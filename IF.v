==> flow/design.v <==
module IF (
clk,
rst_n,
start,
Jump,
prdt_op1,
prdt_op2,
insr_mem,
PC,
mem_cs,
insr_dec
);
input                           clk;
input                           rst_n;
input                           start;           
input                           Jump;            
input       [32-1:0]         prdt_op1;        
input       [32-1:0]         prdt_op2;        
input       [32-1:0]         insr_mem;        
output      [32-1:0]         PC;              
output                          mem_cs;          
output      [32-1:0]         insr_dec;        
reg         [32-1:0]         PC_mem_r;        
wire        [32-1:0]         PC_mem;
wire        [32-1:0]         PC_op1;
wire        [32-1:0]         PC_op2;
reg         [15:0]              left;            
wire        [15:0]              left_wire;
assign  PC_op1      = Jump ? prdt_op1 : PC_mem_r;
assign  PC_op2      = Jump ? prdt_op2 : 3'd4;
assign  PC_mem      = start ? 32'h000000f8 : (Jump | mem_cs) ? (PC_op1 + PC_op2) : PC_mem_r;
assign  PC          = PC_mem_r;
always @(posedge clk or negedge rst_n) begin
    if(~rst_n) begin
        PC_mem_r    <= 32'd0;
    end
    else begin
        PC_mem_r    <= PC_mem;
    end
end
wire        Restart     = Jump | start;          
reg         Restart_d1, Restart_d2;              
wire        [6:0]               opcode_rv32;     
reg         [32-1:0]         PC_insr_r;
wire        [32-1:0]         PC_insr;
wire        [2:0]               PC_incr_ofst;
always @(posedge clk or negedge rst_n) begin
    if(~rst_n) begin
        Restart_d1  <= 1'b0;
        Restart_d2  <= 1'b0;
    end
    else begin
        Restart_d1  <= Restart;
        Restart_d2  <= Restart_d1;
    end
end
assign  opcode_rv32     = ~PC_insr_r[1] ? insr_mem[6:0] :  Restart_d2 ? insr_mem[22:16] 
                        : left[6:0];    
wire    dec_rv32        = (~(opcode_rv32[4:2] == 3'b111)) & (opcode_rv32[1:0] == 2'b11); 
assign  PC_incr_ofst    = dec_rv32 ? 3'd4 : 3'd2;    
wire    if_se           = Restart_d2 & PC_insr_r[1] & dec_rv32;  
assign  PC_insr         = Restart_d1 ? PC_mem_r : if_se ? PC_insr_r : (PC_insr_r + PC_incr_ofst);
always @(posedge clk or negedge rst_n) begin
    if(~rst_n) begin
        PC_insr_r   <= 32'd0;
    end
    else begin
        PC_insr_r   <= PC_insr;
    end
end
assign  mem_cs          = (~PC_insr_r[1]) | dec_rv32 | Restart_d2;
assign  left_wire       = PC_insr[1] ? insr_mem[31:16] : 16'd0;
always @(posedge clk or negedge rst_n) begin
    if(~rst_n) begin
        left        <= 16'd0;
    end
    else begin
        left        <= left_wire;
    end
end
assign  insr_dec        = ~PC_insr_r[1] ? (dec_rv32 ? insr_mem[31:0] : {16'b0, insr_mem[15:0]}) 
                        : Restart_d2 ? (dec_rv32 ? 32'h00000013 : {16'b0, insr_mem[31:16]}) 
                        : (dec_rv32 ? {insr_mem[15:0], left[15:0]} : {16'b0, left[15:0]}); 
endmodule
# --- Tool chain data of IF ---
# What the tools print for IF, step after step.
# Line numbers count from 1 in the design file above.
design:
  top_module: "IF"
  clock_port: "clk"
  lib: "sky130hd"
  pvt_corner: "tt_025C_1v80"

# --- After elaboration ---
# Source: Yosys, flattened and elaborated, memories not mapped. Widths are those after wreduce. Registers that Yosys merges into a memory's read port (data or address) are not register bits. Print and check cells do not count. Equal cells are merged and count once.
word_totals:
  word_cells: 36
  reg_bits: 82
  out_inout_bits: 65
  input_bits: 100
op_classes:
  n_logic: 9
  eq_ne: 3
  reduce_logical: 1
  n_addsub: 2
  muxes: 15
op_table:
  columns: ["cell", "n"]
  rows:
  - ["2-to-1 mux 32 bit", 10]
  - ["adder 32 x 3 -> 32 bit", 1]
  - ["adder 32 bit", 1]
  - ["2-to-1 mux 16 bit", 2]
  - ["2-to-1 mux 5 bit", 2]
  - ["bitwise OR 1 bit", 4]
  - ["AND 1 bit", 3]
  - ["== test 3 bit (second input constant)", 1]
  - ["2-to-1 mux 3 bit", 1]
  - ["inverter 1 bit", 2]
  - ["== test 2 bit (second input constant)", 1]
  - ["!= test 2 bit (second input constant)", 1]
  - ["nonzero test 2 bit", 1]

# --- Logic depth ---
# Yosys ltp: most cells in a row. Word level: on the elaborated netlist, between registers, memories and ports. Mapped: between sequential cells and ports; inverters and the memories' decode and read muxes count.
logic_depth:
  word_depth: 10
  ABC_AREA: 0
  depth_mapped: 13
  depth_no_buf: 11

# --- Netlist ---
# The flow's flattened synthesis, as Yosys stat reports it; memories are mapped. The netlist is that of the ABC_AREA named above (0 if unset); the other value can give another one.
types:
  columns: ["cell", "n", "area_total_um2"]
  rows:
  - ["sky130_fd_sc_hd__dfrtp_1", 51, 1.28E+03]
  - ["sky130_fd_sc_hd__ha_1", 32, 400.384]
  - ["sky130_fd_sc_hd__a21oi_1", 72, 360.346]
  - ["sky130_fd_sc_hd__mux2_2", 30, 337.824]
  - ["sky130_fd_sc_hd__nor2b_1", 49, 306.544]
  - ["sky130_fd_sc_hd__and2_1", 33, 206.448]
  - ["sky130_fd_sc_hd__nor2_1", 55, 206.448]
  - ["sky130_fd_sc_hd__nand2_1", 44, 165.158]
  - ["sky130_fd_sc_hd__o21ai_0", 31, 155.149]
  - ["sky130_fd_sc_hd__clkbuf_1", 33, 123.869]
  - ["sky130_fd_sc_hd__a21o_1", 16, 120.115]
  - ["sky130_fd_sc_hd__a31oi_1", 17, 106.352]
  - ["sky130_fd_sc_hd__xor2_1", 9, 78.826]
  - ["sky130_fd_sc_hd__nand3_1", 15, 75.072]
  - ["sky130_fd_sc_hd__nand4_1", 10, 62.56]
  - ["sky130_fd_sc_hd__xnor2_1", 7, 61.309]
  - ["sky130_fd_sc_hd__a32o_1", 6, 60.058]
  - ["sky130_fd_sc_hd__mux2i_1", 6, 60.058]
# Other cell types: 37; their cells: 90.
mapped:
  cell_count: 606
  synth_area_um2: 4829.6
  ff_cells: 51
  seqArea_um2: 1276.2
  n_buf: 33

# --- Path before layout ---
# Path of least setup slack by OpenSTA after synthesis, without wires, with an ideal clock, recovery checks aside; 20% of the period is set as input and as output delay. Where synthesis merged equal registers, the netlist keeps one of their names.
synth_path:
  path_type: "input port to flip-flop"
  start: "input port Jump"
  end: "register PC_mem_r[31]"
  setup_time_ns: 0.080
  arrival_time_ns: 3.953
  stages: 11
  t_required_ns: 4.950
  delay_ns: 3.027
  slack_ns: 0.997
  path_buffers: 2
  in_delay_ns: 1.006
  tclk_ns: 5.03
  launch_ns: 1.006
  synth_period_reached_ns: 4.033
# "delay_ns" = arrival - input delay + setup time.
# "stages" counts driving pins, that of a launching flip-flop among them; a cell with two outputs on the path counts twice.
# "synth_period_reached_ns" is the clock period less the worst setup slack; recovery checks do not enter. This is arithmetic on one report: input and output delays are still those of the set period (20% each).
# The rows between start and end are the longest chain of elaborated cells between them; the timing report does not say that the signal goes this way. Where chains are equally long, one stands for them.
# Each line given opens the expression or statement behind the cell; cells for indexed reads and writes are added by Yosys, which also makes memories of some case tables.
synth_via:
  cell_sequence: "sky130_fd_sc_hd__clkbuf_1 -> sky130_fd_sc_hd__clkbuf_1 -> sky130_fd_sc_hd__mux2_2 -> sky130_fd_sc_hd__ha_1 -> sky130_fd_sc_hd__nand2_2 -> sky130_fd_sc_hd__or3_1 -> sky130_fd_sc_hd__a21o_4 -> sky130_fd_sc_hd__a2111oi_4 -> sky130_fd_sc_hd__nor3_2 -> sky130_fd_sc_hd__or4_1 -> sky130_fd_sc_hd__o211ai_2"
  elab_chain_cells: 4
  cells_between: 7
  lines_between: 3
  cone_classes: "add/sub (1); mux (4); logic (1); reduce/logical (1)"
synth_lines:
  columns: ["item", "line", "rtl"]
  rows:
  - ["start: declaration", 16, "input                           Jump;"]
  - ["2-to-1 mux 32 bit", 29, "assign  PC_op1      = Jump ? prdt_op1 : PC_mem_r;"]
  - ["adder 32 bit", 31, "assign  PC_mem      = start ? 32'h000000f8 : (Jump | mem_cs) ? (PC_op1 + PC_op2) : PC_mem_r;"]
  - ["2-to-1 mux 32 bit (2 in a row)", 31, null]
  - ["end: assignment", 35, "PC_mem_r    <= 32'd0;"]
  - ["end: assignment", 38, "PC_mem_r    <= PC_mem;"]
  - ["end: declaration", 23, "reg         [32-1:0]         PC_mem_r;"]

# --- Worst path after layout ---
# Path of least setup slack in the final report of run 2 (OpenROAD, finished layout, wires in). Where an end is a register, its clock arrival counts in the times.
layout_path:
  path_type: "input port to flip-flop"
  start: "input port Jump"
  end: "register PC_mem_r[24]"
  launch_ns: 0.56
  tclk_ns: 2.79
  path_buffers: 5
  t_required_ns: 2.96
  in_delay_ns: 0.56
  stages: 14
  setup_time_ns: 0.14
  arrival_time_ns: 3.24
  slack_ns: -0.28
# The rows between start and end are the longest chain of elaborated cells between them; the timing report does not say that the signal goes this way. Where chains are equally long, one stands for them.
layout_via:
  cell_sequence: "sky130_fd_sc_hd__buf_16 -> sky130_fd_sc_hd__buf_12 -> sky130_fd_sc_hd__mux2_4 -> sky130_fd_sc_hd__ha_4 -> sky130_fd_sc_hd__buf_6 -> sky130_fd_sc_hd__buf_6 -> sky130_fd_sc_hd__and2_4 -> sky130_fd_sc_hd__a41o_1 -> sky130_fd_sc_hd__o21ai_4 -> sky130_fd_sc_hd__a2111oi_4 -> sky130_fd_sc_hd__buf_4 -> sky130_fd_sc_hd__o2111ai_2 -> sky130_fd_sc_hd__mux2i_1 -> sky130_fd_sc_hd__nand2_1"
  elab_chain_cells: 4
  cells_between: 7
  lines_between: 3
  cone_classes: "add/sub (1); mux (4); logic (1); reduce/logical (1)"
layout_lines:
  columns: ["item", "line", "rtl"]
  rows:
  - ["start: declaration", 16, "input                           Jump;"]
  - ["2-to-1 mux 32 bit", 29, "assign  PC_op1      = Jump ? prdt_op1 : PC_mem_r;"]
  - ["adder 32 bit", 31, "assign  PC_mem      = start ? 32'h000000f8 : (Jump | mem_cs) ? (PC_op1 + PC_op2) : PC_mem_r;"]
  - ["2-to-1 mux 32 bit (2 in a row)", 31, null]
  - ["end: assignment", 35, "PC_mem_r    <= 32'd0;"]
  - ["end: assignment", 38, "PC_mem_r    <= PC_mem;"]
  - ["end: declaration", 23, "reg         [32-1:0]         PC_mem_r;"]

Record of 2 stored runs of the RTL-to-layout flow on IF, platform sky130hd. The runs are unordered. Constraints: input delay and output delay 20% of the set period each, output load 0.01 pF.
"clock_period_reached_ns" = clock period - worst setup slack. The figure is calculated, with input and output delays left at 20% of the set period.
"worst_path_allowed_less_slack_ns" means the part of the period allowed to the worst setup path (the constraints hold back 20% at inputs and 20% at outputs) less its slack; where the path has registers, the arrival times of their clocks count too.
"power_total_uw": no workload was simulated; the value follows from the tool's default switching activity.

--- run 1 ---
==> flow/run.sh <==
#!/bin/bash
# the make line also repeats the synthesis and layout settings of config.mk as NAME=value (left out here)
make -C /OpenROAD-flow-scripts/flow DESIGN_CONFIG=/design/flow/config.mk WORK_HOME=/design/flow/orfs CLKGATE_MAP_FILE= finish
==> flow/config.mk <==
export PLATFORM = sky130hd
export DESIGN_NAME = IF
export DESIGN_NICKNAME = IF
export VERILOG_FILES = /design/flow/design.v
export SDC_FILE = /design/flow/constraint.sdc
export NUM_CORES = 4
export LEC_CHECK = 0
export CAP_MARGIN = 20
export CELL_PAD_IN_SITES_DETAIL_PLACEMENT = 0
export CELL_PAD_IN_SITES_GLOBAL_PLACEMENT = 2
export CORE_MARGIN = 2
export CORE_UTILIZATION = 50
export CTS_CLUSTER_SIZE = 44
export MAX_ROUTING_LAYER = met4
export PLACE_DENSITY_LB_ADDON = 0.21
export SETUP_SLACK_MARGIN = 0.24
export SLEW_MARGIN = 20
==> flow/constraint.sdc <==
create_clock -name core_clock -period 4.0 [get_ports {clk}]
set_input_delay 0.8000 -clock core_clock [delete_from_list [all_inputs] [get_ports {clk}]]
set_output_delay 0.8000 -clock core_clock [all_outputs]
set_load 0.01 [all_outputs]

==> results, as YAML <==
outcome: "not finished: placement ended with error FLW-0024"

--- run 2 ---
==> flow/run.sh <==
#!/bin/bash
# the make line also repeats the synthesis and layout settings of config.mk as NAME=value (left out here)
make -C /OpenROAD-flow-scripts/flow DESIGN_CONFIG=/design/flow/config.mk WORK_HOME=/design/flow/orfs CLKGATE_MAP_FILE= finish
==> flow/config.mk <==
export PLATFORM = sky130hd
export DESIGN_NAME = IF
export DESIGN_NICKNAME = IF
export VERILOG_FILES = /design/flow/design.v
export SDC_FILE = /design/flow/constraint.sdc
export NUM_CORES = 4
export LEC_CHECK = 0
export ABC_AREA = 0
export CAP_MARGIN = 20
export CELL_PAD_IN_SITES_DETAIL_PLACEMENT = 2
export CORE_ASPECT_RATIO = 1.37
export CORE_MARGIN = 2
export CORE_UTILIZATION = 23
export CTS_CLUSTER_DIAMETER = 267
export CTS_CLUSTER_SIZE = 68
export PLACE_DENSITY_LB_ADDON = 0.23
export SLEW_MARGIN = 20
export TNS_END_PERCENT = 75
==> flow/constraint.sdc <==
create_clock -name core_clock -period 2.79 [get_ports {clk}]
set_input_delay 0.5580 -clock core_clock [delete_from_list [all_inputs] [get_ports {clk}]]
set_output_delay 0.5580 -clock core_clock [all_outputs]
set_load 0.01 [all_outputs]

==> results, as YAML <==
results:
  worst_path_allowed_less_slack_ns: 2.52
  path_kind: "input port to flip-flop"
  setup_tns_ns: -1.811
  layout_stdcell_area_um2: 8827.2
  setup_ws_ns: -0.285
  clock_period_reached_ns: 3.075
  die_footprint_um2: 22188.2
  power_total_uw: 4408
  synth_chip_area_um2: 4829.6
